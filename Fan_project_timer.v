==> flow/design.v <==
`timescale 1ns / 1ps
module Fan_timer_project2(
    input clk, reset_p,
    input btn,
    output reg [3:0] led_bar,
    output [3:0] com,
    output [7:0] seg_7,
    output timeout
    );
    wire start;
    button_cntr bcntr_start(.clk(clk), .reset_p(reset_p), .btn(btn), .btn_ne(start));
    wire clk_usec, clk_msec, clk_sec, clk_min;
    clock_usec usec_clk (.clk(clk), .reset_p(reset_p), .clk_usec(clk_usec));
    clock_div_1000 msec_clk (.clk(clk), .clk_source(clk_usec), .reset_p(reset_p), .clk_div_1000(clk_msec));
    clock_div_1000 sec_clk (.clk(clk), .clk_source(clk_msec), .reset_p(reset_p), .clk_div_1000(clk_sec)); 
    clock_div_1000 min_clk (.clk(clk), .clk_source(clk_sec), .reset_p(reset_p), .clk_div_1000(clk_min));
    reg [1:0] cnt;
    always @(posedge clk or posedge reset_p) begin
        if(reset_p) cnt = 0;
        else begin
            if(start) begin
                cnt = cnt + 1;
                if(zero_count) begin
                    cnt = 0;
                end
            end
        end
    end
    wire zero_count;
    edge_detector_n ed(.clk(clk), .cp_in(count_time), .reset_p(reset_p), .n_edge(zero_count));
    assign timeout = zero_count ? ((count_time == 0) ? 1 : 0) : 0;
    reg [3:0] hour1_set, hour10_set, min1_set, min10_set;
    always @(posedge clk or posedge reset_p) begin
        if(reset_p) begin
            hour1_set = 0;
            hour10_set = 0;
            min1_set = 0;
            min10_set = 0;
            led_bar = 0;
        end
        else begin
            case (cnt)
                0: begin
                    hour1_set =1;
                    hour10_set =0;
                    min1_set =0;
                    min10_set =0;
                    led_bar = 4'b0001;
                end 
                1: begin
                    hour1_set =3;
                    hour10_set =0;
                    min1_set =0;
                    min10_set =0;
                    led_bar = 4'b0011;
                end 
                2: begin
                    hour1_set =5;
                    hour10_set =0;
                    min1_set =0;
                    min10_set =0;
                    led_bar = 4'b0111;
                end 
                3: begin
                    hour1_set =0;
                    hour10_set =0;
                    min1_set =0;
                    min10_set =0;
                    led_bar = 4'b1111;
                end 
                default: begin
                    hour1_set =0;
                    hour10_set =0;
                    min1_set =0;
                    min10_set =0;
                end
            endcase
        end
    end
    wire clk_start;
    assign clk_start = (count_time==0) ? 0 : clk_sec;
    assign load_enable = (start) ? 1 :0 ;
    reg [15:0] count_time;
    always @(posedge clk or posedge reset_p) begin
        if(reset_p) count_time = 0;
        else count_time= {0, hour1, min10, min1};
    end
    wire check_dec_clk, dec_clk;
    assign check_dec_clk = (count_time == 0) ? 0 : dec_clk;
    wire[3:0] min1, min10;
    loadable_down_counter_dec_60_project dc_min(.clk(clk), .reset_p(reset_p), .clk_time(clk_start), .load_enable(load_enable), .set_value1(min1_set), .set_value10(min10_set), .dec1(min1), .dec10(min10), .dec_clk(dec_clk));
    wire [3:0] hour1;
    loadable_down_counter_dec_24_project dc_hour(.clk(clk), .reset_p(reset_p), .clk_time(check_dec_clk), .load_enable(load_enable), .set_value1(hour1_set), .dec1(hour1));
    wire [15:0] value;
    assign value = count_time;
    FND_4digit_cntr fnd_cntr(.clk(clk), .reset_p(reset_p), .value(value), .com(com), .seg_7(seg_7));
endmodule
module loadable_down_counter_dec_24_project(
    input clk, reset_p,
    input clk_time, load_enable,
    input [3:0] set_value1,
    output reg [3:0]dec1
);
    always @(posedge clk or posedge reset_p)begin
        if(reset_p)begin
        dec1 = 0;
        end
        else if(load_enable)begin
            dec1 = set_value1;           
        end
        else if(clk_time)begin
            dec1 = dec1 - 1;   
        end
    end
endmodule
module loadable_down_counter_dec_60_project(
    input clk, reset_p,
    input clk_time, load_enable,
    input [3:0] set_value1, set_value10,
    output reg [3:0]dec1, dec10,
    output reg dec_clk
);
    always @(posedge clk or posedge reset_p)begin
        if(reset_p)begin
        dec1 = 0;
        dec10 = 0;
        dec_clk = 0;
        end
        else if(load_enable)begin
            dec1 = set_value1;
            dec10 = set_value10;            
        end
        else if(clk_time)begin
            if(dec1 == 0)begin 
                dec1 = 9;
                if(dec10 == 0)begin
                    dec10 = 5;
                    dec_clk = 1;
                end
                else dec10 = dec10 - 1;
            end    
            else dec1 = dec1 - 1;
         end
         else dec_clk = 0;
    end
endmodule
Tool chain data of loadable_down_counter_dec_60_project
What the tools print for loadable_down_counter_dec_60_project, step after step.
Line numbers count from 1 in the design file above.
Cell names lack the library's common part.
A cell with - has no value.
Inputs
  top module: loadable_down_counter_dec_60_project
  clock port: clk
  standard-cell library: sky130hd
  corner: tt_025C_1v80

Word level
Yosys after proc, flatten, opt, wreduce and memory -nomap, before mapping. Memory bits, and registers merged into a memory's read port (data or address), are not among the register bits. Print and check cells are not counted. Equal cells are merged and count once.
Bit counts
  output and inout bits: 9
  register bits after elaboration: 9
Operators by class
  reductions and logical operators: 6
  equality and inequality tests: 2
  bitwise operators: 1
  muxes and demuxes: 10
  $add $sub $neg: 2
Operator list (count)
  4-bit two-way mux: 7
  4-bit by 1-bit subtractor with 4-bit output (second input constant): 2
  4-bit zero test: 2
  2-bit by 1-bit != test with 1-bit output (second input constant): 2
  2-bit nonzero test: 2
  3-bit AND reduction: 1
  1-bit two-way mux: 3
  2-bit AND reduction: 1
  1-bit NOT: 1

Longest topological paths
Depth = most cells in a row (Yosys ltp): at word level without a register or memory, in the mapped netlist without a sequential cell, where the memories' decode and read muxes count.
Depth
  word-level depth: 5
  ABC_AREA: 0
  mapped depth: 4
  mapped depth without buffers: 3

Mapped cells and area
Source: synth_stat.txt of the flow (Yosys; design flattened, memories mapped). It holds for the ABC_AREA given above (unset counts as 0); a run with the other value may have another netlist.
The area totals of this step are shown rounded.
Cells by type
  dfrtp_1: count 9, area in all 225.216 µm²
  a31oi_1: count 4, area in all 25.024 µm²
  nor2_1: count 6, area in all 22.522 µm²
  o21ai_0: count 4, area in all 20.019 µm²
  or3_1: count 3, area in all 18.768 µm²
  nand2_1: count 4, area in all 15.014 µm²
  or4_1: count 2, area in all 15.014 µm²
  or4_4: count 1, area in all 11.261 µm²
  mux2i_1: count 1, area in all 10.01 µm²
  o22a_2: count 1, area in all 10.01 µm²
  a31o_1: count 1, area in all 8.758 µm²
  o311ai_0: count 1, area in all 8.758 µm²
  or3b_1: count 1, area in all 8.758 µm²
  xnor2_1: count 1, area in all 8.758 µm²
  o211ai_1: count 1, area in all 7.507 µm²
  o31ai_1: count 1, area in all 7.507 µm²
  and2_1: count 1, area in all 6.256 µm²
  nand2b_1: count 1, area in all 6.256 µm²
Not listed: further types 7, cells in them 7.
Synthesis totals
  flip-flop cells: 9
  mapped cells: 50
  mapped area: 470.5 µm²
  sequential part of the area: 225.2 µm²

Path before layout
OpenSTA on the mapped netlist: ideal clock, no wires. The path of least setup slack (recovery checks aside). Input and output delay are each 20% of the period. Register names are those of the netlist, which keeps one name where synthesis merged equal registers.
Timing path post-synthesis
  path type: input to register
  start: input port clk_time
  end: register dec10[3]
  stages: 4
  data required time: 2.420 ns
  time at the first pin: 0.508 ns
  slack: 0.753 ns
  data arrival time: 1.668 ns
  path delay: 1.280 ns
  external input delay: 0.508 ns
  period: 2.54 ns
  period reached after synthesis: 1.787 ns
"path delay" is the arrival time less input delay plus setup time.
"stages": output pins that drive a net of the path, with the launching flip-flop's if there is one; two outputs of one cell count as two.
"period reached after synthesis" = period - worst setup slack (recovery checks aside). The figure is calculated, with input and output delays left at 20% of the set period.
The rows between start and end are the longest chain of elaborated cells between them; the timing report does not say that the signal goes this way. Where chains are equally long, one stands for them.
Each line given opens the expression or statement behind the cell; cells for indexed reads and writes are added by Yosys, which also makes memories of some case tables.
At most two assigning lines are given for a register; there are more.
Between the ends, post-synthesis
  cells stage by stage: or3b_1 -> buf_2 -> or4_4 -> a31o_1
  cells in the longest elaborated chain: 2
  elaborated cells on any way between the ends: 4
  classes of those cells: 2 x mux; 2 x reduce/logical
RTL lines, path post-synthesis
  start: declaration: line 118  | input clk_time, load_enable,
  4-bit two-way mux: line 133  | else if(clk_time)begin
  4-bit two-way mux: line 129  | else if(load_enable)begin
  end: assignment: line 131  | dec10 = set_value10;
  end: assignment: line 140  | else dec10 = dec10 - 1;
  end: declaration: line 120  | output reg [3:0]dec1, dec10,

Path in the finished layout
Path of least setup slack in the final report of stored run 1 (OpenROAD, finished layout, wires in). Where an end is a register, its clock arrival counts in the times.
Timing path post-layout
  path type: input to register
  start: input port clk_time
  end: register dec10[3]
  slack: 0.30 ns
  period: 2.22 ns
  data required time: 2.36 ns
  time at the first pin: 0.44 ns
  data arrival time: 2.06 ns
  external input delay: 0.44 ns
  stages: 4
The rows between start and end are the longest chain of elaborated cells between them; the timing report does not say that the signal goes this way. Where chains are equally long, one stands for them.
At most two assigning lines are given for a register; there are more.
Between the ends, post-layout
  cells stage by stage: clkdlybuf4s50_1 -> or3b_1 -> or4_4 -> a31o_1
  cells in the longest elaborated chain: 2
  elaborated cells on any way between the ends: 4
  classes of those cells: 2 x mux; 2 x reduce/logical
RTL lines, path post-layout
  start: declaration: line 118  | input clk_time, load_enable,
  4-bit two-way mux: line 133  | else if(clk_time)begin
  4-bit two-way mux: line 129  | else if(load_enable)begin
  end: assignment: line 131  | dec10 = set_value10;
  end: assignment: line 140  | else dec10 = dec10 - 1;
  end: declaration: line 120  | output reg [3:0]dec1, dec10,

Wiki page: loadable_down_counter_dec_60_project / flow data

Stored flow runs of loadable_down_counter_dec_60_project (2 of them; Yosys, OpenROAD, sky130hd). They differ in their settings and are not a sequence. Constraints: input delay and output delay 20% of the set period each, output load 0.01 pF.
"clock period reached" = clock period - worst setup slack. The figure is calculated, with input and output delays left at 20% of the set period.
"worst setup path time" = time allowed to the worst setup path (clock period - input delay - output delay, where it has them) - its slack; a late launch clock adds to it, a late capture clock takes from it.
"overall power": no workload was simulated; the value follows from the tool's default switching activity.
Values from the reports are rounded here.

==> stored run 1: settings <==
{ "period_ns": 2.22, "CORE_UTILIZATION": 25, "PLACE_DENSITY_LB_ADDON": 0.13, "CELL_PAD_IN_SITES_GLOBAL_PLACEMENT": 0, "CAP_MARGIN": 30, "SLEW_MARGIN": 15, "CORE_MARGIN": 2 }
==> stored run 1: results <==
overall power: 0.4334 mW
setup total negative slack: 0.000 ns
die footprint: 2245 µm²
standard-cell area after layout: 742.0 µm²
clock period reached: 1.916 ns
setup slack of the critical path: 0.304 ns
worst setup path time: 1.47 ns
critical path type: input to register
cell area after synthesis: 470.5 µm²
final utilization: 42.5 %

==> stored run 2: settings <==
{ "period_ns": 1.34, "CAP_MARGIN": 20, "CORE_MARGIN": 2, "CORE_UTILIZATION": 40, "SLEW_MARGIN": 20 }
==> stored run 2: results <==
overall power: 0.8137 mW
standard-cell area after layout: 872.1 µm²
setup total negative slack: -1.003 ns
final utilization: 79.6 %
cell area after synthesis: 470.5 µm²
setup slack of the critical path: -0.226 ns
worst setup path time: 1.57 ns
critical path type: register to register
clock period reached: 1.566 ns
die footprint: 1467 µm²
